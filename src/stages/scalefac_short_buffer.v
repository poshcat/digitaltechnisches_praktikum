==> flow/design.v <==
`timescale 1ns / 1ps
`default_nettype none
module double_buffer #(
   parameter RAM_WIDTH = 36,
   parameter RAM_ADDR_BITS = 11
)(
    input wire  clk,
	 input wire  rst,
	 input wire  buffer_switch_event, 
    input  wire [RAM_ADDR_BITS-1:0] read_addr,
	 output wire [RAM_WIDTH-1:0]     read_data,	 
	 input wire                      write_enable,
	 input wire  [RAM_ADDR_BITS-1:0] write_addr, 
	 input wire  [RAM_WIDTH-1:0]     write_data
    );
	reg memory_switch_flag;
	always @(posedge clk) begin
		if(rst) begin
			memory_switch_flag <= 0;
		end 
		else begin
			if(buffer_switch_event) begin
				memory_switch_flag <= !memory_switch_flag;
			end
		end
	end
	wire [RAM_ADDR_BITS:0] memory_read_addr  =  memory_switch_flag? {1'b0, read_addr}  : {1'b1, read_addr};
	wire [RAM_ADDR_BITS:0] memory_write_addr =  memory_switch_flag? {1'b1, write_addr} : {1'b0, write_addr};
	memory_twoport #(
		.RAM_WIDTH(RAM_WIDTH),
		.RAM_ADDR_BITS(RAM_ADDR_BITS+1)
	) memory (
    .clk(clk),
	 .read_en(1'b1),
    .read_addr(memory_read_addr),
    .read_data(read_data),
	 .write_en(write_enable),
    .write_addr(memory_write_addr),
    .write_data(write_data)
	); 
endmodule
`timescale 1ns / 1ps
`default_nettype none
module memory_twoport #(
   parameter RAM_WIDTH = 18,
   parameter RAM_ADDR_BITS = 10
)(
    input wire                     clk,
	 input wire                     read_en,
    input wire [RAM_ADDR_BITS-1:0] read_addr,
    output reg [RAM_WIDTH-1:0]     read_data,
	 input wire                     write_en,
    input wire [RAM_ADDR_BITS-1:0] write_addr,
    input wire [RAM_WIDTH-1:0]     write_data
);
   (* RAM_STYLE="BLOCK" *)
   reg [RAM_WIDTH-1:0] memory [(2**RAM_ADDR_BITS)-1:0];
   initial begin :RAM
	  integer i;
	  for(i=0; i < (2**RAM_ADDR_BITS); i = i + 1)
	  begin
	  	  memory[i] = 0;
	  end
	end
   always @(posedge clk) begin
      if (write_en) begin
          memory[write_addr] <= write_data;
		end
      if (read_en) begin
         read_data <= memory[read_addr];
		end
   end
endmodule
`timescale 1ns / 1ps
`default_nettype none
module scalefac_short_buffer(
    input wire        clk,
	 input wire        rst,
	 input wire        buffer_switch_event, 
    input  wire [1:0] scalfac_read_addr_window,
    input  wire [3:0] scalfac_read_addr_index,	 
	 output wire [3:0] scalfac_read_data,
	 input wire        scalfac_write_enable,
	 input wire  [1:0] scalfac_write_addr_window, 
	 input wire  [3:0] scalfac_write_addr_index, 	 
	 input wire  [3:0] scalfac_write_data
    );
	wire [5:0] write_addr = {scalfac_write_addr_window, scalfac_write_addr_index};
	wire [5:0] read_addr = {scalfac_read_addr_window, scalfac_read_addr_index};
	double_buffer #(
		.RAM_WIDTH(4),
		.RAM_ADDR_BITS(6)
	) double_buffer (
    .clk(clk),
	 .rst(rst),
	 .buffer_switch_event(buffer_switch_event), 
    .read_addr(read_addr),
	 .read_data(scalfac_read_data),	 
	 .write_enable(scalfac_write_enable),
	 .write_addr(write_addr), 
	 .write_data(scalfac_write_data)	
	);
endmodule
== Tool chain data of scalefac_short_buffer ==
Tool output for the design above, in the order of the flow.
Lines are those of the file above, counted from 1.
Library cell names are shortened.
A cell with -- has no value.

* Top: scalefac_short_buffer
* Clock port: clk
* Standard-cell library: sky130hd
* Timing corner: tt_025C_1v80

== Word-level counts ==
Yosys after proc, flatten, opt, wreduce and memory -nomap, before mapping. Enables and synchronous resets that opt folds into registers are not counted as muxes. Memory bits, and registers merged into a memory's read port (data or address), are not among the register bits. Print and check cells are not counted. Equal cells are merged and count once.
Yosys's memory passes give these memory sizes; they may raise the number of words (mostly to a power of two), join words into wider ones and drop unused or constant bits.

* Register bits after elaboration: 1
* RAM bits: 512
* Word width x clocked read ports: 4
* Memories kept: 1

{| class="wikitable"
|+ Memories
! name !! words !! bits a word !! rd ports !! wr ports !! line !! text
|-
| double_buffer.memory.memory || 128 || 4 || 1 || 1 || 57 || <nowiki>reg [RAM_WIDTH-1:0] memory [(2**RAM_ADDR_BITS)-1:0];</nowiki>
|}

* Mux-type cells: 5
* Reductions and logical operators: 1

{| class="wikitable"
|+ Operator list
! operator !! count
|-
| two-way mux 7 bit || 3
|-
| two-way mux 4 bit || 1
|-
| logical NOT 1 bit || 1
|-
| two-way mux 1 bit || 1
|}

== Logic depth ==
Yosys ltp: most cells in a row. Word level: on the elaborated netlist, between registers, memories and ports. Mapped: between sequential cells and ports; inverters and the memories' decode and read muxes count.

* Depth in word-level cells: 2
* ABC_AREA: 0
* Mapped depth: 6

== Synthesis result ==
Yosys stat after the flow's synthesis: flattened, memories mapped to cells. It holds for the ABC_AREA given above (unset counts as 0); a run with the other value may have another netlist.

{| class="wikitable"
|+ Cell types
! type !! count !! area in all (um2)
|-
| edfxtp_1 || 512 || 1.54E+04
|-
| mux4_2 || 168 || 3.78E+03
|-
| nor2_1 || 128 || 480.461
|-
| dfxtp_1 || 5 || 100.096
|-
| clkbuf_1 || 25 || 93.84
|-
| buf_2 || 11 || 55.053
|-
| nand3_1 || 11 || 55.053
|-
| nand2_1 || 14 || 52.55
|-
| nor2b_1 || 8 || 50.048
|-
| mux2_2 || 4 || 45.043
|-
| buf_1 || 9 || 33.782
|-
| buf_4 || 3 || 22.522
|-
| nor3_1 || 4 || 20.019
|-
| nand2b_1 || 2 || 12.512
|-
| nand4_1 || 2 || 12.512
|-
| and3b_1 || 1 || 8.758
|-
| xnor2_1 || 1 || 8.758
|-
| and3_1 || 1 || 6.256
|}

* Mapped cells: 909
* Chip area (Yosys): 20215.6 um2
* Area of sequential cells: 15474.8 um2
* Mapped flip-flops: 517
* Buffers: 48

The figures by module come from a second, unflattened synthesis with its own total; it is not the netlist above.

* Cells (unflattened synthesis): 913
* Area (unflattened synthesis): 20273.2 um2

Each row is one instance without its submodules.

{| class="wikitable"
|+ Modules
! module !! times used !! cells !! area (um2) !! sequential area (um2)
|-
| memory_twoport || 1 || 908 || 20233.2 || 15494.9
|-
| double_buffer || 1 || 5 || 40.0 || 20.0
|-
| scalefac_short_buffer || 1 || 0 || 0.0 || 0.0
|}

== Timing after synthesis ==
Path of least setup slack by OpenSTA after synthesis, without wires, with an ideal clock, recovery checks aside; 20% of the period is set as input and as output delay. Where synthesis merged equal registers, the netlist keeps one of their names.

* Kind: input -> register
* From: input port scalfac_read_addr_index[2]
* To: register double_buffer.memory.read_data[0]
* Clock period: 5.72 ns
* External input delay: 1.144 ns
* Setup time: 0.121 ns
* Launch time at the first pin: 1.144 ns
* Arrival: 3.321 ns
* Required time: 5.599 ns
* Slack: 2.279 ns
* Delay of the path: 2.298 ns
* Driving pins on the path: 6
* Path buffers: 2
* Synthesis period reached: 3.441 ns

"delay of the path" = arrival - input delay + setup time.
"driving pins on the path" counts driving pins, that of a launching flip-flop among them; a cell with two outputs on the path counts twice.
"synthesis period reached" = period - worst setup slack (recovery checks aside). The figure is calculated, with input and output delays left at 20% of the set period.
The rows between start and end are the longest chain of elaborated cells between them; the timing report does not say that the signal goes this way. Where chains are equally long, one stands for them.
A line is the first line of the expression or statement that the cell stems from. Yosys adds cells for indexed reads and writes and turns some case tables into memories.

* Path through: clkbuf_1 -> buf_1 -> mux4_2 -> mux4_2 -> mux4_2 -> mux2_2
* Cells in the longest elaborated chain: 1
* Elaborated cells on any way between the ends: 1
* Those cells by class: 1 x mux

{| class="wikitable"
|+ Ends and longest elaborated chain, post-synthesis
! element !! line !! text
|-
| from (decl) || 81 || <nowiki>input wire [3:0] scalfac_read_addr_index,</nowiki>
|-
| two-way mux 7 bit || 27 || <nowiki>wire [RAM_ADDR_BITS:0] memory_read_addr = memory_switch_flag? {1'b0, read_addr} : {1'b1, read_addr};</nowiki>
|-
| to (decl) || 51 || <nowiki>output reg [RAM_WIDTH-1:0]     read_data,</nowiki>
|}

== Worst path after layout ==
From the final timing report of stored run 1: the path of least setup slack in the routed layout; clock arrival at registers is part of the times.

* Kind: register -> register
* From: memory double_buffer.memory.memory[100][3]
* To: register double_buffer.memory.read_data[3]
* Clock period: 1.79 ns
* Setup time: 0.11 ns
* Launch time at the first pin: 0.54 ns
* Arrival: 2.94 ns
* Required time: 2.22 ns
* Slack: -0.72 ns
* Driving pins on the path: 5
* Path buffers: 0

* Path through: edfxtp_1 -> mux4_2 -> mux4_2 -> mux4_2 -> mux2_4

{| class="wikitable"
|+ Ends and longest elaborated chain, post-layout
! element !! line !! text
|-
| from (decl) || 57 || <nowiki>reg [RAM_WIDTH-1:0] memory [(2**RAM_ADDR_BITS)-1:0];</nowiki>
|-
| to (decl) || 51 || <nowiki>output reg [RAM_WIDTH-1:0]     read_data,</nowiki>
|}

No chain of elaborated cells between the ends is given.

2 stored runs of scalefac_short_buffer in the flow (synthesis by Yosys, layout by OpenROAD, sky130hd cells), in arbitrary order. Constraints: input delay and output delay 20% of the set period each, output load 0.01 pF.
By "achieved period" is meant the clock period of the run minus its worst setup slack. This is arithmetic on one report: input and output delays are still those of the set period (20% each).
"time used up by the worst setup path" means the part of the period allowed to the worst setup path (the constraints hold back 20% at inputs and 20% at outputs) less its slack; where the path has registers, the arrival times of their clocks count too.
"total power after layout": no workload was simulated; the value follows from the tool's default switching activity.

=== Stored run 1 ===
{| class="wikitable"
! Setting !! Value
|-
| period_ns || 1.79
|-
| CORE_UTILIZATION || 65
|-
| PLACE_DENSITY || 0.82
|-
| CORE_MARGIN || 10
|-
| CELL_PAD_IN_SITES_GLOBAL_PLACEMENT || 0
|-
| CTS_CLUSTER_SIZE || 13
|-
| SLEW_MARGIN || 35
|-
| CAP_MARGIN || 20
|-
! Result !! Value
|-
| Cell area after synthesis || 20215.6 um2
|-
| Summed negative setup slack || -2.512 ns
|-
| Total power after layout || 24449 uW
|-
| Utilization after routing || 0.786
|-
| Achieved period || 2.509 ns
|-
| Overall die area || 38555.3 um2
|-
| Time used up by the worst setup path || 2.51 ns
|-
| Class of the worst setup path || register -> register
|-
| Final worst hold slack || 0.246 ns
|-
| Setup slack of the worst path || -0.719 ns
|}

=== Stored run 2 ===
{| class="wikitable"
! Setting !! Value
|-
| period_ns || 4.35
|-
| CORE_UTILIZATION || 18
|-
| PLACE_DENSITY || 0.48
|-
| CORE_ASPECT_RATIO || 1.14
|-
| CORE_MARGIN || 6
|-
| CELL_PAD_IN_SITES_GLOBAL_PLACEMENT || 2
|-
| CAP_MARGIN || 10
|-
| SLEW_MARGIN || 40
|-
| MIN_ROUTING_LAYER || met1
|-
! Result !! Value
|-
| Cell area after synthesis || 20215.6 um2
|-
| Summed negative setup slack || 0.000 ns
|-
| Total power after layout || 10364 uW
|-
| Utilization after routing || 0.217
|-
| Achieved period || 3.065 ns
|-
| Overall die area || 120513.0 um2
|-
| Time used up by the worst setup path || 2.20 ns
|-
| Class of the worst setup path || input -> register
|-
| Final worst hold slack || 0.757 ns
|-
| Setup slack of the worst path || 1.285 ns
|}
